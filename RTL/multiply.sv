==> flow/design.v <==
module oc8051_multiply (clk, rst, enable, valid_out, src1, src2, des1, des2, desOv);
input clk, rst, enable;
input [7:0] src1, src2;
output desOv, valid_out;
output [7:0] des1, des2;
wire [15:0] mul_result1, mul_result, shifted;
reg [1:0] cycle;
reg [15:0] tmp_mul;
assign mul_result1 = src1 * (cycle == 2'h0 ? src2[7:6] 
                           : cycle == 2'h1 ? src2[5:4]
                           : cycle == 2'h2 ? src2[3:2]
                           : src2[1:0]);
assign shifted = (cycle == 2'h0 ? 16'h0 : {tmp_mul[13:0], 2'b00});
assign mul_result = mul_result1 + shifted;
assign des1 = mul_result[15:8];
assign des2 = mul_result[7:0];
assign desOv = | des1;
assign valid_out = cycle == 3'h3;
always @(posedge clk or posedge rst)
begin
  if (rst) begin
    cycle <= #1 2'b0;
    tmp_mul <= #1 16'b0;
  end else begin
    if (enable) cycle <= #1 cycle + 2'b1;
    tmp_mul <= #1 mul_result;
  end
end
endmodule
# Reports on oc8051_multiply
# What the tools print for oc8051_multiply, step after step.
# Line numbers count from 1 in the design file above.
# Cell names lack the library's common part.
# A cell with -- has no value.
[setup]
top = "oc8051_multiply"
clock = "clk"
lib = "sky130hd"
lib_corner = "tt_025C_1v80"

# After elaboration
# Source: Yosys, flattened and elaborated, memories not mapped. Widths are those after wreduce; folded enables and synchronous resets count as part of the registers. Registers that Yosys merges into a memory's read port (data or address) are not register bits. Print and check cells do not count. Equal cells are merged and count once.
[bits]
register_bits = 16
clocked_rd_ports_x_width = 0
mem_bits_ro = 0
latch_bits = 0
n_memories = 0
ramBits = 0
output_inout_bits = 18
[op_classes]
mux = 4
reduce_and_logical = 2
logic = 0
multipliers = 1
add_sub_neg = 2
n_div = 0
cmp = 0
n_shift = 0
equal = 3
[op_table]
columns = ["op", "n"]
rows = [
  ["8-bit by 2-bit multiplier with 10-bit output", 1],
  ["10-bit by 16-bit adder with 16-bit output", 1],
  ["16-bit two-way mux", 1],
  ["8-bit OR reduction", 1],
  ["2-bit two-way mux", 3],
  ["2-bit == test (second input constant)", 2],
  ["2-bit by 1-bit adder with 2-bit output (second input constant)", 1],
  ["2-bit by 1-bit == test with 1-bit output (second input constant)", 1],
  ["2-bit logical NOT", 1],
]

# Logic depth
# Depth = most cells in a row (Yosys ltp): at word level without a register or memory, in the mapped netlist without a sequential cell, where the memories' decode and read muxes count.
[logic_depth]
depth_word = 7
ABC_AREA = 0
depth_mapped = 18

# Netlist
# Yosys stat after the flow's synthesis: flattened, memories mapped to cells. It holds for the ABC_AREA given above (unset counts as 0); a run with the other value may have another netlist.
[types]
columns = ["cell_type", "n", "area_total_um2"]
rows = [
  ["dfrtp_1", 16, 400.384],
  ["ha_1", 14, 175.168],
  ["fa_1", 7, 140.134],
  ["inv_1", 20, 75.072],
  ["nand2_1", 20, 75.072],
  ["xor2_1", 8, 70.067],
  ["xnor2_1", 6, 52.55],
  ["nand2b_1", 8, 50.048],
  ["a21oi_1", 8, 40.038],
  ["buf_6", 3, 33.782],
  ["nor2_1", 9, 33.782],
  ["a311oi_4", 1, 26.275],
  ["and2_1", 4, 25.024],
  ["nand3_1", 5, 25.024],
  ["o21a_1", 3, 22.522],
  ["mux2i_1", 2, 20.019],
  ["nor2b_1", 3, 18.768],
  ["a21o_4", 1, 15.014],
]
# Other cell types: 22; their cells: 28.
[synth_totals]
buffers = 5
mapped_area_um2 = 1520.2
cell_count = 166
flip_flops = 16
seq_area_um2 = 400.4

# Worst setup path after synthesis
# OpenSTA on the mapped netlist: ideal clock, no wires. The path of least setup slack (recovery checks aside). Input and output delay are each 20% of the period. Register names are those of the netlist, which keeps one name where synthesis merged equal registers.
[synth_path]
path_kind = "input to output"
startpoint = "input src2[3]"
endpoint = "output desOv"
n_path_buf = 0
delay_ps = 3171
t_first_pin_ps = 1120
tclk_ps = 5600
path_stages = 16
required_time_ps = 4480
slack_ps = 189
arrival_time_ps = 4291
output_delay_ps = 1120
synth_period_reached_ps = 5411
# "delay_ps" = arrival - input delay + setup time.
# At an output port there is no setup time.
# "path_stages": output pins that drive a net of the path, with the launching flip-flop's if there is one; two outputs of one cell count as two.
# "synth_period_reached_ps" is the clock period less the worst setup slack; recovery checks do not enter. This is arithmetic on one report: input and output delays are still those of the set period (20% each).
# The rows between start and end are the longest chain of elaborated cells between them; the timing report does not say that the signal goes this way. Where chains are equally long, one stands for them.
# Each line given opens the expression or statement behind the cell; cells for indexed reads and writes are added by Yosys, which also makes memories of some case tables.
[synth_between]
cell_sequence = "mux2i_1 -> nor2_1 -> a21oi_1 -> o21ai_1 -> nand2_1 -> fa_1 -> inv_1 -> ha_1 -> inv_1 -> fa_1 -> nand2b_1 -> a21o_4 -> a311oi_4 -> a41oi_1 -> o311ai_1 -> or4b_1"
elab_chain_cells = 6
[synth_lines]
columns = ["item", "line", "source"]
rows = [
  ["from (decl)", 3, "input [7:0] src1, src2;"],
  ["2-bit two-way mux", 11, ": cycle == 2'h2 ? src2[3:2]"],
  ["2-bit two-way mux", 10, ": cycle == 2'h1 ? src2[5:4]"],
  ["2-bit two-way mux", 9, "assign mul_result1 = src1 * (cycle == 2'h0 ? src2[7:6]"],
  ["8-bit by 2-bit multiplier with 10-bit output", 9, ""],
  ["10-bit by 16-bit adder with 16-bit output", 14, "assign mul_result = mul_result1 + shifted;"],
  ["8-bit OR reduction", 17, "assign desOv = | des1;"],
  ["to (decl)", 4, "output desOv, valid_out;"],
]

# Path in the finished layout
# Path of least setup slack in the final report of entry B (OpenROAD, finished layout, wires in). Where an end is a register, its clock arrival counts in the times.
# The path's times are printed in steps of 10 ps; the period is the one set.
[layout_path]
path_kind = "input to output"
startpoint = "input src2[1]"
endpoint = "output desOv"
path_stages = 18
t_first_pin_ps = 1400
slack_ps = 330
output_delay_ps = 1400
required_time_ps = 5610
arrival_time_ps = 5280
tclk_ps = 7010
n_path_buf = 2
# The rows between start and end are the longest chain of elaborated cells between them; the timing report does not say that the signal goes this way. Where chains are equally long, one stands for them.
[layout_between]
cell_sequence = "clkdlybuf4s50_1 -> mux2i_1 -> nor2_1 -> a21oi_1 -> o21ai_2 -> nand2_1 -> fa_1 -> inv_1 -> ha_2 -> inv_1 -> fa_1 -> nand2b_1 -> a21o_4 -> a311oi_4 -> a41oi_1 -> o311ai_1 -> or4b_1 -> dlymetal6s2s_1"
elab_chain_cells = 6
[layout_lines]
columns = ["item", "line", "source"]
rows = [
  ["from (decl)", 3, "input [7:0] src1, src2;"],
  ["2-bit two-way mux", 11, ": cycle == 2'h2 ? src2[3:2]"],
  ["2-bit two-way mux", 10, ": cycle == 2'h1 ? src2[5:4]"],
  ["2-bit two-way mux", 9, "assign mul_result1 = src1 * (cycle == 2'h0 ? src2[7:6]"],
  ["8-bit by 2-bit multiplier with 10-bit output", 9, ""],
  ["10-bit by 16-bit adder with 16-bit output", 14, "assign mul_result = mul_result1 + shifted;"],
  ["8-bit OR reduction", 17, "assign desOv = | des1;"],
  ["to (decl)", 4, "output desOv, valid_out;"],
]

--- measured runs ---
Record of 2 stored runs of the RTL-to-layout flow on oc8051_multiply, platform sky130hd. The runs are unordered. Constraints: input delay and output delay 20% of the set period each, output load 0.01 pF.
"clock_period_reached_ps" is the run's clock period less its worst setup slack. It is reckoned from that one timing run; input and output delays stay at 20% of the period that was set.
"worstPathTime_ps" = time allowed to the worst setup path (clock period - input delay - output delay, where it has them) - its slack; a late launch clock adds to it, a late capture clock takes from it.
"worstPathTime_ps" is given in steps of 10 ps.

# entry A
==> flow/run.sh <==
#!/bin/bash
# the make line also repeats the synthesis and layout settings of config.mk as NAME=value (left out here)
make -C /OpenROAD-flow-scripts/flow DESIGN_CONFIG=/design/flow/config.mk WORK_HOME=/design/flow/orfs CLKGATE_MAP_FILE= finish
==> flow/config.mk <==
export PLATFORM = sky130hd
export DESIGN_NAME = oc8051_multiply
export DESIGN_NICKNAME = oc8051_multiply
export VERILOG_FILES = /design/flow/design.v
export SDC_FILE = /design/flow/constraint.sdc
export NUM_CORES = 4
export LEC_CHECK = 0
export CAP_MARGIN = 20
export CELL_PAD_IN_SITES_DETAIL_PLACEMENT = 2
export CELL_PAD_IN_SITES_GLOBAL_PLACEMENT = 2
export CORE_MARGIN = 2
export CORE_UTILIZATION = 68
export CTS_CLUSTER_DIAMETER = 168
export CTS_CLUSTER_SIZE = 61
export GPL_ROUTABILITY_DRIVEN = 0
export HOLD_SLACK_MARGIN = -0.09
export MIN_ROUTING_LAYER = met2
export PLACE_DENSITY_LB_ADDON = 0.15
export SETUP_SLACK_MARGIN = -0.24
export SLEW_MARGIN = 5
==> flow/constraint.sdc <==
create_clock -name core_clock -period 6.3 [get_ports {clk}]
set_input_delay 1.2600 -clock core_clock [delete_from_list [all_inputs] [get_ports {clk}]]
set_output_delay 1.2600 -clock core_clock [all_outputs]
set_load 0.01 [all_outputs]

==> entry A: results <==
outcome="stopped before the end: placement reported FLW-0024"

# entry B
==> flow/run.sh <==
#!/bin/bash
# the make line also repeats the synthesis and layout settings of config.mk as NAME=value (left out here)
make -C /OpenROAD-flow-scripts/flow DESIGN_CONFIG=/design/flow/config.mk WORK_HOME=/design/flow/orfs CLKGATE_MAP_FILE= finish
==> flow/config.mk <==
export PLATFORM = sky130hd
export DESIGN_NAME = oc8051_multiply
export DESIGN_NICKNAME = oc8051_multiply
export VERILOG_FILES = /design/flow/design.v
export SDC_FILE = /design/flow/constraint.sdc
export NUM_CORES = 4
export LEC_CHECK = 0
export CAP_MARGIN = 20
export CORE_MARGIN = 2
export CORE_UTILIZATION = 38
export CTS_CLUSTER_DIAMETER = 47
export GPL_TIMING_DRIVEN = 1
export MIN_ROUTING_LAYER = met2
export PLACE_DENSITY = 0.77
export SLEW_MARGIN = 20
==> flow/constraint.sdc <==
create_clock -name core_clock -period 7.01 [get_ports {clk}]
set_input_delay 1.4020 -clock core_clock [delete_from_list [all_inputs] [get_ports {clk}]]
set_output_delay 1.4020 -clock core_clock [all_outputs]
set_load 0.01 [all_outputs]

==> entry B: results <==
timing.setup.tns_ps=0
worst_setup_slack_ps=327
finish.stdcell_area_um2=1978.2
design.die.area_um2=4522.6
worstPathTime_ps=3880
worst_setup_path_type="input to output"
holdWs_ps=539
post_synth_area_um2=1520.2
clock_period_reached_ps=6683
layout_utilization_frac=0.528
--- end ---
